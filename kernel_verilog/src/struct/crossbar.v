==> flow/design.v <==
module crossbar #(
    parameter N = 8,
    parameter DW_DATA = 32
) (
    input clk,
    input reset,
    input [N*N-1:0] ctrl,
    input [N*DW_DATA-1:0] in,
    output reg [N*DW_DATA-1:0] out
);
    reg [DW_DATA-1:0] reg_in [N-1:0][N-1:0][1:0];
    wire [DW_DATA-1:0] wire_out [N-1:0][N-1:0][1:0];
    integer i,j;
    always @(*) begin
        reg_in[0][0][0] <= in[0 +:DW_DATA];
        reg_in[0][0][1] <= 0;
        for (i=1; i<N; i=i+1) begin
            reg_in[i][0][0] <= in[i*DW_DATA +:DW_DATA];
            reg_in[i][0][1] <= wire_out[i-1][0][1];
        end
        for (j=1; j<N; j=j+1) begin
            reg_in[0][j][0] <= wire_out[0][j-1][0];
            reg_in[0][j][1] <= 0;
        end
        for (i=1; i<N; i=i+1) begin
            for (j=1; j<N; j=j+1) begin
                reg_in[i][j][1] <= wire_out[i-1][j][1];  
                reg_in[i][j][0] <= wire_out[i][j-1][0];  
            end
        end
        for (j=0; j<N; j=j+1) begin
            out[j*DW_DATA +:DW_DATA] <= wire_out[N-1][j][1];
        end
    end
    genvar gi, gj;
    generate
        for (gi=0; gi<N; gi=gi+1) begin: gen_row
            for (gj=0; gj<N; gj=gj+1) begin: gen_sw
                crossbar_switch #(
                    .DW_DATA(DW_DATA)
                ) u_x_sw (
                    .clk(clk),
                    .ctrl(ctrl[gi*N+gj]),
                    .in({reg_in[gi][gj][1], reg_in[gi][gj][0]}),
                    .out({wire_out[gi][gj][1], wire_out[gi][gj][0]})
                );
            end
        end
    endgenerate
endmodule
module crossbar_switch #(
    parameter DW_DATA = 4
) (
    input clk,
    input ctrl,
    input [2*DW_DATA-1:0] in,
    output reg [2*DW_DATA-1:0] out
);
    always @(posedge clk) begin
        if (ctrl) begin
            out <= {in[0 +:DW_DATA], in[DW_DATA +:DW_DATA]};
        end
        else begin
            out <= in;
        end
    end
endmodule
# Tool chain data of crossbar
# What the tools print for crossbar, step after step.
# Line numbers count from 1 in the design file above.
# Operators: Yosys type, input widths -> output width; for muxes data width and select width s.
# Library cell names are shortened.
# Not given: --
[setup] design="crossbar" clock="clk" cell_library="sky130hd" pvt_corner="tt_025C_1v80"

# Word level
# Counts by Yosys on the flattened word-level netlist (proc, flatten, opt, wreduce). Print and check cells are left out.
[word_totals] reg_bits=4064 in_bits=322 output_inout_bits=256
[classes] mux=56
[op_table] op="$mux 64" count=56

# Depth
# Yosys ltp: most cells in a row. Word level: on the elaborated netlist, between registers, memories and ports. Mapped: between sequential cells and ports; inverters and the memories' decode and read muxes count.
[logic_depth] depth_word=1 ABC_AREA=0 mapped_depth=3

# Mapped cells and area
# Yosys stat after the flow's synthesis: flattened, memories mapped to cells. It holds for the ABC_AREA given above (unset counts as 0); a run with the other value may have another netlist.
[types] cell_type="dfxtp_1" count=3840 area_total_um2=7.69E+04
[types] cell_type="mux2_2" count=3337 area_total_um2=3.76E+04
[types] cell_type="clkbuf_8" count=295 area_total_um2=4.06E+03
[types] cell_type="buf_4" count=224 area_total_um2=1.68E+03
[types] cell_type="and2_1" count=256 area_total_um2=1.6E+03
[types] cell_type="and2b_1" count=133 area_total_um2=998.458
[types] cell_type="buf_6" count=69 area_total_um2=776.995
[types] cell_type="nor2b_1" count=91 area_total_um2=569.296
[types] cell_type="mux2_4" count=12 area_total_um2=180.173
[types] cell_type="mux2_1" count=11 area_total_um2=123.869
[types] cell_type="clkbuf_1" count=31 area_total_um2=116.362
[types] cell_type="buf_2" count=22 area_total_um2=110.106
[types] cell_type="clkbuf_2" count=6 area_total_um2=30.029
[synth_totals] stdcells=8327 area_um2=124699.6 seq_area_um2=76873.7 flip_flops=3840 buffers=647
# By module: a second synthesis without flattening, with its own total; a netlist apart from the flattened one above.
[hier_totals] cells_unflattened=8641 hier_area_um2=150948.5
# Each row is one instance without its submodules.
[by_module] mod="crossbar_switch (DW_DATA=32)" n_inst=64 cells=135 area_um2=2358.5
[by_module] mod="crossbar" n_inst=1 cells=1 area_um2=3.8

# Timing after synthesis
# Path of least setup slack by OpenSTA after synthesis, without wires, with an ideal clock, recovery checks aside; 20% of the period is set as input and as output delay. Where synthesis merged equal registers, the netlist keeps one of their names.
[synth_path] path_kind="input port to flip-flop" startpoint="in ctrl[23]" endpoint="reg gen_row[2].gen_sw[7].u_x_sw.out[33]" period_ps=1260 input_delay_ps=252 launch_ps=252 arrival_ps=893 slack_ps=246 delay_ps=762 stages=3 synth_period_reached_ps=1014
# "delay_ps" is the arrival time less input delay plus setup time.
# "stages" counts driving pins, that of a launching flip-flop among them; a cell with two outputs on the path counts twice.
# "synth_period_reached_ps" = period - worst setup slack (recovery checks aside). The figure is calculated, with input and output delays left at 20% of the set period.
# Between the ends stands the longest chain of elaborated cells between them, by number of cells; it is not shown to be the way that was timed. Of several equally long chains one is given.
# A line is the first line of the expression or statement that the cell stems from. Yosys adds cells for indexed reads and writes and turns some case tables into memories.
[synth_between] path_cell_list="clkbuf_2 -> clkbuf_8 -> mux2_4" elab_chain_len=1
[synth_rtl] item="start: declaration" line_no=7 text="input [N*N-1:0] ctrl,"
[synth_rtl] item="$mux 64" line_no=60 text="if (ctrl) begin"
[synth_rtl] item="end: assignment" line_no=61 text="out <= {in[0 +:DW_DATA], in[DW_DATA +:DW_DATA]};"
[synth_rtl] item="end: assignment" line_no=64 text="out <= in;"
[synth_rtl] item="end: declaration" line_no=57 text="output reg [2*DW_DATA-1:0] out"

# Path in the finished layout
# From the final timing report of flow run A: the path of least setup slack in the routed layout; clock arrival at registers is part of the times.
# The path's times are printed in steps of 10 ps; the period is the one set.
[layout_path] path_kind="flip-flop to output port" startpoint="reg gen_row[7].gen_sw[2].u_x_sw.out[52]" endpoint="out out[84]" period_ps=870 launch_ps=980 arrival_ps=1570 slack_ps=-880 stages=2
[layout_between] path_cell_list="dfxtp_4 -> buf_6" elab_chain_len=0
[layout_rtl] item="start: declaration" line_no=57 text="output reg [2*DW_DATA-1:0] out"
[layout_rtl] item="start: assignment" line_no=61 text="out <= {in[0 +:DW_DATA], in[DW_DATA +:DW_DATA]};"
[layout_rtl] item="start: assignment" line_no=64 text="out <= in;"
[layout_rtl] item="end: declaration" line_no=9 text="output reg [N*DW_DATA-1:0] out"

# crossbar through Yosys and OpenROAD on sky130hd: 2 stored runs, unordered, with their settings and measured results. The constraints put input and output delay at 20% of the set period each and load the outputs with 0.01 pF.
# "achieved_clock_period_ps": clock period set for the run, less the worst setup slack. It is reckoned from that one timing run; input and output delays stay at 20% of the period that was set.
# By "worst_path_allowed_less_slack_ps" is meant the share of the clock period that the worst setup path is allowed (20% is reserved at inputs, 20% at outputs), minus its slack. Clock arrival times at its registers enter into it.
# "final_power_mw" rests on the timing tool's default activity at the inputs, not on a simulated workload.
# "worst_path_allowed_less_slack_ps" is known to 10 ps.
run="flow run A" settings period_ns=0.87 CORE_UTILIZATION=22 SETUP_SLACK_MARGIN=0.17 PLACE_DENSITY=0.77 CORE_ASPECT_RATIO=0.54 CORE_MARGIN=4 CELL_PAD_IN_SITES_GLOBAL_PLACEMENT=2 CELL_PAD_IN_SITES_DETAIL_PLACEMENT=0 ABC_AREA=0 GPL_TIMING_DRIVEN=1 CTS_CLUSTER_DIAMETER=340 CAP_MARGIN=20 SLEW_MARGIN=20
run="flow run A" results synth_area_um2=124699.6 die_footprint_um2=579502.0 stdcell_area_um2=156426.0 utilization_pct=27.8 fin_ws_ps=-877 setupTns_ps=-209774 hold_worst_slack_ps=-251 final_power_mw=430.703 achieved_clock_period_ps=1747 worst_path_allowed_less_slack_ps=1570 worstPathKind="flip-flop to output port"
run="flow run B" settings period_ns=1.43 CORE_UTILIZATION=45 SETUP_SLACK_MARGIN=-0.11 PLACE_DENSITY=0.69 GPL_ROUTABILITY_DRIVEN=0 CTS_CLUSTER_SIZE=33 CAP_MARGIN=0 SLEW_MARGIN=0 CORE_MARGIN=2
run="flow run B" results synth_area_um2=124699.6 die_footprint_um2=281335.0 stdcell_area_um2=145832.0 utilization_pct=52.8 fin_ws_ps=-265 setupTns_ps=-42491 hold_worst_slack_ps=50 final_power_mw=258.198 achieved_clock_period_ps=1695 worst_path_allowed_less_slack_ps=1410 worstPathKind="flip-flop to output port"
